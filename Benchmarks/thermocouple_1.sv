==> flow/design.v <==
module Thermocouple(input clk, input rst, input spi_not_busy, input [31:0] spi_rx_data, output reg [13:0] tc_temp_data, output reg [11:0] junction_temp_data, output reg [3:0] fault_bits);
	localparam clk_freq = 10;
	localparam CBITS = 6;			 
	reg spi_ena;
	reg [1:0] state;
	reg [CBITS-1:0] cnt;
	always @(posedge clk)
		if(rst == 1) begin
			spi_ena = 0;
			tc_temp_data = 0;
			junction_temp_data = 0;
			fault_bits = 0;
			state = 0;
			cnt = 0;
		end
		else if(state == 0) begin
			if(cnt < clk_freq * 3)
				cnt = cnt + 1;
			else begin
				cnt = 0;
				state = 1;
			end
		end
		else if(state == 1) begin
			if(spi_not_busy == 1)
				spi_ena = 1;
			else begin
				spi_ena = 0;
				state = 2;
			end
		end
		else if(state == 2) begin
			tc_temp_data = spi_rx_data [31:18];
			junction_temp_data = spi_rx_data [15:4];
			fault_bits = {spi_rx_data[16], spi_rx_data[2:0]};
			if(cnt < clk_freq * 1)
				cnt = cnt + 1;
			else begin
				cnt = 0;
				state = 1;
			end
		end
		else
			state = 1;
endmodule
Reports on Thermocouple
What the tools print for Thermocouple, step after step.
Lines are those of the file above, counted from 1.
Library cell names are shortened.
Not given: --

set-up
  design top = Thermocouple
  clock = clk
  library = sky130hd
  corner = tt_025C_1v80

Elaborated design
Source: Yosys, flattened and elaborated, memories not mapped. Widths are those after wreduce. Registers that Yosys merges into a memory's read port (data or address) are not register bits. Print and check cells do not count. Equal cells are merged and count once.

word-level totals
  elaborated cells = 32
  output and inout bits = 30
  bits of input ports = 35
  flip-flop bits (word level) = 38

operators by class
  mux-type cells = 11
  reduce/logical cells = 5
  bitwise gates (word level) = 2
  eq/ne operators = 6
  add/subtract/negate cells = 1
  $lt $le $gt $ge = 2

operators with widths
  cell                                                 number
  two-way mux 6 bit                                    5
  two-way mux 2 bit                                    6
  AND reduction 3 bit                                  2
  adder 6 x 1 -> 6 bit with constant B                 1
  less-than comparator 6 x 4 -> 1 bit with constant B  1
  less-than comparator 6 x 5 -> 1 bit with constant B  1
  inequality test 2 bit with constant B                2
  inequality test 4 bit with constant B                1
  inequality test 3 bit with constant B                1
  inverter 1 bit                                       2
  equality test 2 x 1 -> 1 bit with constant B         1
  equality test 2 bit with constant B                  1
  logical NOT 2 bit                                    1
  AND reduction 2 bit                                  1
  nonzero test 2 bit                                   1

Longest topological paths
Longest topological path by Yosys (ltp), each cell counted once; first at word level (registers and memories cut), then after technology mapping (sequential cells cut; the memories' decode and read muxes count).

depth
  word-level depth = 5
  ABC_AREA = 0
  depth in mapped cells = 5
  depth with buffers taken out = 4

Synthesis result
Yosys stat after the flow's synthesis: flattened, memories mapped to cells. It holds for the ABC_AREA given above (unset counts as 0); a run with the other value may have another netlist.

mapped netlist
  buffer cells = 10
  synthesis area = 1,437.6 um2
  mapped flip-flops = 39
  cells in the netlist = 176
  sequential area = 780.7 um2

cells by type
  cell      number  area in all (um2)
  dfxtp_1   39      780.749
  nand2_1   65      243.984
  a21oi_1   34      170.163
  o21ai_0   5       25.024
  buf_4     3       22.522
  a41oi_1   2       17.517
  xor2_1    2       17.517
  buf_2     3       15.014
  clkbuf_1  4       15.014
  nor2b_4   1       13.763
  ha_1      1       12.512
  nand2b_1  2       12.512
  o211ai_2  1       12.512
  or3_1     2       12.512
  nor2_1    3       11.261
  nand3_1   2       10.01
  and2b_2   1       8.758
  and3_2    1       7.507

Not listed: further types 5, cells in them 5.

Path before layout
Path of least setup slack by OpenSTA after synthesis, without wires, with an ideal clock, recovery checks aside; 20% of the period is set as input and as output delay. Where synthesis merged equal registers, the netlist keeps one of their names.

timing path post-synthesis
  path type = register to register
  start = register state
  end = register cnt[3]
  period = 1,110 ps
  delay of the path = 1,106 ps
  buffers on the path = 0
  data required time = 1,040 ps
  arrival = 1,036 ps
  path slack = 4 ps
  setup time = 70 ps
  time at the first pin = 0 ps
  stages = 5
  synthesis period reached = 1,106 ps

"delay of the path" = arrival - input delay + setup time.
"stages": output pins that drive a net of the path, with the launching flip-flop's if there is one; two outputs of one cell count as two.
"synthesis period reached" is the clock period less the worst setup slack; recovery checks do not enter. This is arithmetic on one report: input and output delays are still those of the set period (20% each).
An end named without its bit number is one bit of that signal or, where synthesis recoded a state register, one of its new flip-flops.
At most two assigning lines are given for a register; there are more.

between the ends, post-synthesis
  cell sequence = dfxtp_1 nor2b_4 nor2_2 or3_1 a21oi_1

ends and longest elaborated chain, post-synthesis
  element             RTL line  RTL
  start: declaration  5         reg [1:0] state;
  start: assignment   13        state = 0;
  start: assignment   21        state = 1;
  end: assignment     18        cnt = cnt + 1;
  end: assignment     37        cnt = cnt + 1;
  end: declaration    6         reg [CBITS-1:0] cnt;

No chain of elaborated cells between the ends is given.

Worst path after layout
Path of least setup slack in the final report of record 1 (OpenROAD, finished layout, wires in). Where an end is a register, its clock arrival counts in the times.
The path's times are printed in steps of 10 ps; the period is the one set.

timing path after layout
  path type = register to output
  start = register junction_temp_data[2]
  end = output junction_temp_data[2]
  arrival = 940 ps
  buffers on the path = 1
  output delay = 320 ps
  path slack = 320 ps
  stages = 2
  data required time = 1,260 ps
  time at the first pin = 330 ps
  period = 1,580 ps

between the ends, after layout
  cell sequence = dfxtp_2 dlygate4sd2_1
  cells in the longest elaborated chain = 0
  elaborated cells on any way between the ends = 0
  RTL lines with such cells = 0

ends and longest elaborated chain, after layout
  element             RTL line  RTL
  start: declaration  1         module Thermocouple(input clk, input rst, input spi_not_busy, input [31:0] spi_rx_data, output reg [13:0] tc_t ...
  start: assignment   11        junction_temp_data = 0;
  start: assignment   34        junction_temp_data = spi_rx_data [15:4];
  end: declaration    1

Record of 2 stored runs of the RTL-to-layout flow on Thermocouple, platform sky130hd. The runs are unordered. Constraints: input delay and output delay 20% of the set period each, output load 0.01 pF.
"clock period reached": clock period set for the run, less the worst setup slack. It is reckoned from that one timing run; input and output delays stay at 20% of the period that was set.
"time used up by the worst setup path" is the time allowed to the run's worst setup path (the clock period less input and output delay, where it has them) less its slack. Clock arrival times count: a late capture clock shortens it, a late launch clock lengthens it.
By "power consumption" is meant OpenSTA's value without simulated activity: inputs other than the clock are taken to toggle once in ten clock periods, and the tool carries that through the logic.
"time used up by the worst setup path" is known to 10 ps.
A setting shown as -- is not set for that run.
Results: -- = not shown.

name                                       record 1            record 2
period_ns                                  1.58                0.814
CORE_UTILIZATION                           52                  54
SETUP_SLACK_MARGIN                         0.28                --
PLACE_DENSITY_LB_ADDON                     0.04                --
CORE_MARGIN                                2                   2
GPL_TIMING_DRIVEN                          1                   --
GPL_ROUTABILITY_DRIVEN                     1                   --
CTS_CLUSTER_SIZE                           63                  --
CAP_MARGIN                                 5                   20
MAX_ROUTING_LAYER                          met5                --
SLEW_MARGIN                                20                  20
PLACE_DENSITY                              --                  0.75
CELL_PAD_IN_SITES_GLOBAL_PLACEMENT         --                  2
TNS_END_PERCENT                            --                  70
ABC_AREA                                   --                  0
MIN_ROUTING_LAYER                          --                  met1
area of the die (um2)                      3,201.3             --
setup slack of the worst path (ps)         321                 --
standard-cell area after layout (um2)      2,147.1             --
power consumption (µW)                     1,591               --
worst hold slack after layout (ps)         460                 --
sum of negative setup slack (ps)           0                   --
time used up by the worst setup path (ps)  940                 --
worst path kind                            register to output  --
utilization (%)                            79.9                --
mapped cell area after synthesis (um2)     1,437.6             --
clock period reached (ps)                  1,259               --

Record 2: did not finish, placement stopped with GPL-0301
